==> flow/design.v <==
module sram_bist
#(
    parameter IDLE      = 3'b000     ,    
    parameter WRITE_3FF = 3'b001    ,    
    parameter READ_3FF  = 3'b010    ,    
    parameter WRITE_00  = 3'b011    ,    
    parameter READ_00   = 3'b100    ,    
    parameter WRITE_2AA = 3'b101    ,    
    parameter READ_2AA  = 3'b110    ,    
    parameter DONE      = 3'b111         
)
(
    input           i_clock         ,
    input           i_reset         ,
    input           i_bist_en       ,
    input   [9:0]   i_rd_data       ,
    output          o_csn           ,
    output          o_wen           ,
    output  [9:0]   o_wr_data       ,
    output  [7:0]   o_wr_addr       ,
    output          o_b_done        ,
    output          o_b_err     
);
    reg     [7:0]   r_addr_cnt;          
    reg             r_cnt_done;          
    reg     [2:0]   n_state;             
    reg     [2:0]   c_state;             
    reg             r_cnt_start;         
    reg             r_csn;
    reg             r_wen;
    reg     [9:0]   r_wr_data;
    reg             r_b_done;
    reg             r_b_err;
    reg             q_rising;           
    wire            w_rising_start;      
    always @ (posedge i_clock, negedge i_reset) begin
        if (!i_reset) begin
            r_addr_cnt <= 8'd0;
            r_cnt_done <= 1'b0;
        end
        else if (r_csn) begin
            if (r_addr_cnt == 8'd255) begin
                r_cnt_done <= 1'b1;
                r_addr_cnt <= 8'd0;
            end
            else if (r_cnt_start) begin
                r_addr_cnt <= r_addr_cnt + 8'd1;
                r_cnt_done <= 1'b0;
            end
        end
        else begin
            r_cnt_done <= 1'b0;
        end
    end
    always @ (posedge i_clock, negedge i_reset) begin
        if (!i_reset) 
            c_state <= IDLE;
        else
            c_state <= n_state;
    end
    always @ (*) begin
        n_state = IDLE;      
        r_cnt_start = 1'b0;
        r_csn = 1'b0;
        r_wen = 1'b0;
        r_wr_data = 10'd0;
        r_b_done = 1'b0;
        r_b_err = 1'b0;
        case (c_state) 
            IDLE   : begin
                if (i_bist_en)
                    n_state = WRITE_3FF;
            end
            WRITE_3FF : begin
                r_cnt_start = 1'b1;
                r_csn = 1'b1;
                r_wr_data = 10'h3ff;
                r_wen = 1'b1;          
                n_state = WRITE_3FF;
                if (r_cnt_done) begin   
                    n_state = READ_3FF;
                    r_cnt_start = 1'b0;
                    r_csn = 1'b0;
                end
            end
            READ_3FF : begin
                r_csn = 1'b1;
                r_cnt_start = 1'b1;
                r_wen = 1'b0;    
                n_state = READ_3FF;   
                if (r_cnt_done) begin  
                    n_state = WRITE_00;
                    r_cnt_start = 1'b0;
                    r_csn = 1'b0;
                end
            end
            WRITE_00 : begin
                r_csn = 1'b1;
                r_wr_data = 10'h0;
                r_cnt_start = 1'b1;
                r_wen = 1'b1;          
                n_state = WRITE_00;
                if (r_cnt_done) begin   
                    n_state = READ_00;
                    r_csn = 1'b0;
                end
            end
            READ_00 : begin
                r_csn = 1'b1;
                r_cnt_start = 1'b1;
                r_wen = 1'b0;          
                n_state = READ_00;
                if (r_cnt_done) begin  
                    n_state = WRITE_2AA;
                    r_csn = 1'b0;
                end
            end
            WRITE_2AA : begin
                r_csn = 1'b1;
                r_wr_data = 10'h2aa;
                r_cnt_start = 1'b1;
                r_wen = 1'b1;           
                n_state = WRITE_2AA;
                if (r_cnt_done) begin   
                    n_state = READ_2AA;
                    r_csn = 1'b0;
                end
            end
            READ_2AA : begin
                r_csn = 1'b1;
                r_cnt_start = 1'b1;
                r_wen = 1'b0;       
                n_state = READ_2AA;    
                if (r_cnt_done) begin   
                    n_state = DONE;
                    r_csn = 1'b0;
                end
            end
            DONE : begin
                n_state = DONE;
                r_b_done = 1'b1;
                r_cnt_start = 1'b0;
            end
            default : r_b_err = 1'b1;
        endcase
    end
    always @ (posedge i_clock, negedge i_reset) begin
        if (!i_reset)
            q_rising <= 1'b0;
        else
            q_rising <= r_cnt_start;
    end
    assign w_rising_start = ~q_rising & r_cnt_start;
    assign o_csn  = r_csn;
    assign o_wen  = r_wen;
    assign o_wr_data = r_wr_data;
    assign o_wr_addr = r_addr_cnt;
    assign o_b_done = r_b_done;
    assign o_b_err = r_b_err;
endmodule
# Step by step through the tools: sram_bist
# The steps from the RTL of sram_bist to its reports follow in flow order.
# Line numbers count from 1 in the design file above.
# Library cell names are shortened.
# A cell with n/a has no value.
# design
design	sram_bist
clock	i_clock
library	sky130hd
pvt_corner	tt_025C_1v80

# Elaborated design
# Yosys after proc, flatten, opt, wreduce and memory -nomap, before mapping. Memory bits, and registers merged into a memory's read port (data or address), are not among the register bits. Print and check cells are not counted.
# op_classes
n_addsub	1
n_eq	9
mux	20
n_reduce_logical	12
# op_table
operator	n
10-bit case mux with 3-bit select	1
3-bit case mux with 8-bit select	1
8-bit 2-to-1 mux	2
3-bit equality test (second input constant)	4
6-bit OR reduction	2
1-bit 2-to-1 mux	9
8-bit by 1-bit adder with 8-bit output (second input constant)	1
8-bit equality test (second input constant)	1
8-bit OR reduction	1
7-bit OR reduction	1
3-bit by 2-bit equality test with 1-bit output (second input constant)	2
1-bit case mux with 2-bit select	3
5-bit OR reduction	1
2-bit OR reduction	2
4-bit OR reduction	1
2-bit 2-to-1 mux	2
3-bit by 1-bit equality test with 1-bit output (second input constant)	1
3-bit by 2-bit != test with 1-bit output (second input constant)	1
3-bit zero test	1
3-bit OR reduction	1
1-bit case mux with 3-bit select	1
3-bit 2-to-1 mux	1
2-bit AND reduction	1
2-bit nonzero test	1
# word_totals
register_bits	12
out_inout_bits	22

# Longest topological paths
# Longest topological path by Yosys (ltp), each cell counted once; first at word level (registers and memories cut), then after technology mapping (sequential cells cut; the memories' decode and read muxes count).
# logic_depth
depth_word	6
abc_area	0
mapped_depth	6

# Synthesis result
# The flow's flattened synthesis, as Yosys stat reports it; memories are mapped. The netlist is that of the ABC_AREA named above (0 if unset); the other value can give another one.
# by_type
type	n	area_total_um2
dfrtp_1	16	400.384
buf_4	9	67.565
mux2_2	5	56.304
nand2_1	9	33.782
dfstp_2	1	26.275
xnor2_1	3	26.275
nand4_1	3	18.768
nand3_1	3	15.014
o211ai_1	2	15.014
o21ai_0	3	15.014
ha_1	1	12.512
buf_6	1	11.261
inv_1	3	11.261
and4b_1	1	10.01
nor3_1	2	10.01
a21o_2	1	8.758
a41oi_1	1	8.758
o41ai_1	1	8.758
# Not listed: further types 14, cells in them 14.
# mapped
stdcells	79
area_um2	837.1
sequential_area_um2	426.7
ffs	17

# Worst setup path after synthesis
# Source: OpenSTA report_checks on the synthesized netlist (no wires, ideal clock, input and output delay 20% of the period each), path of least setup slack; recovery checks are left aside. Register names are those of the netlist, which keeps one name where synthesis merged equal registers.
# synth_timing
path_kind	register to output
start	register c_state
end	output port o_wr_data[2]
tclk_ps	3070
launch_ps	0
arrival_time_ps	1332
required_time_ps	2456
path_slack_ps	1124
path_delay_ps	1332
path_stages	5
n_path_buf	1
period_less_setup_slack_ps	1946
# "path_delay_ps" is the arrival time less input delay plus setup time.
# A path that ends at an output port has no setup time.
# "path_stages": output pins that drive a net of the path, with the launching flip-flop's if there is one; two outputs of one cell count as two.
# "period_less_setup_slack_ps" is the clock period less the worst setup slack; recovery checks do not enter. This is arithmetic on one report: input and output delays are still those of the set period (20% each).
# Where an end lacks its bit number, it is one bit of the signal, or one of the new flip-flops if synthesis recoded a state register.
# Between the ends stands the longest chain of elaborated cells between them, by number of cells; it is not shown to be the way that was timed. Of several equally long chains one is given.
# A line is the first line of the expression or statement that the cell stems from. Yosys adds cells for indexed reads and writes and turns some case tables into memories.
# synth_via
path_cell_list	dfrtp_1 nor3_1 nand2_1 nor3_1 buf_4
elab_chain_len	3
cells_between	10
lines_between	1
classes_between	7 x eq/ne; 1 x mux; 2 x reduce/logical
# synth_rtl
item	line_no	text
start, declared	27	reg     [2:0]   c_state;
start, assigned	57	c_state <= IDLE;
start, assigned	59	c_state <= n_state;
3-bit equality test	69	case (c_state)
6-bit OR reduction	n/a
10-bit case mux with 3-bit select	69
end, declared	19	output  [9:0]   o_wr_data       ,
# Some nets on the timed path still bear RTL names; the line given drives or declares the net.
# synth_named_nets
net	line_no
o_wr_data[0]	69

# Timing after layout
# From the final timing report of flow run A: the path of least setup slack in the routed layout; clock arrival at registers is part of the times.
# The path's times are printed in steps of 10 ps; the period is the one set.
# layout_timing
path_kind	register to output
start	register (no name shown)
end	output port o_wr_data[8]
tclk_ps	2060
launch_ps	280
arrival_time_ps	1520
required_time_ps	1650
path_slack_ps	130
path_stages	6
n_path_buf	2
# layout_via
path_cell_list	dfrtp_1 nor3_2 nand2_2 nor3_1 buf_4 dlygate4sd2_1
# layout_rtl
item	line_no	text
end, declared	19	output  [9:0]   o_wr_data       ,
# Chain of elaborated cells between the ends: none given.

# Stored flow runs of sram_bist (2 of them; Yosys, OpenROAD, sky130hd). They differ in their settings and are not a sequence. Constraints: input delay and output delay 20% of the set period each, output load 0.01 pF.
# By "achievedPeriod_ps" is meant the clock period of the run minus its worst setup slack. This is arithmetic on one report: input and output delays are still those of the set period (20% each).
# A setting shown as n/a is not set for that run.
run	period_ns	CAP_MARGIN	CORE_MARGIN	CORE_UTILIZATION	SLEW_MARGIN	SETUP_SLACK_MARGIN	CELL_PAD_IN_SITES_GLOBAL_PLACEMENT	CELL_PAD_IN_SITES_DETAIL_PLACEMENT	CTS_CLUSTER_DIAMETER	synth_chip_area_um2	die_footprint_um2	finalUtil_pct	ws_setup_ps	tns_setup_ps	achievedPeriod_ps
flow run A	2.06	20	2	40	20	n/a	n/a	n/a	n/a	837.1	2474.6	55.7	128	0	1932
flow run B	2.48	20	2	41	20	0.47	0	1	282	837.1	2419.2	54.6	543	0	1937
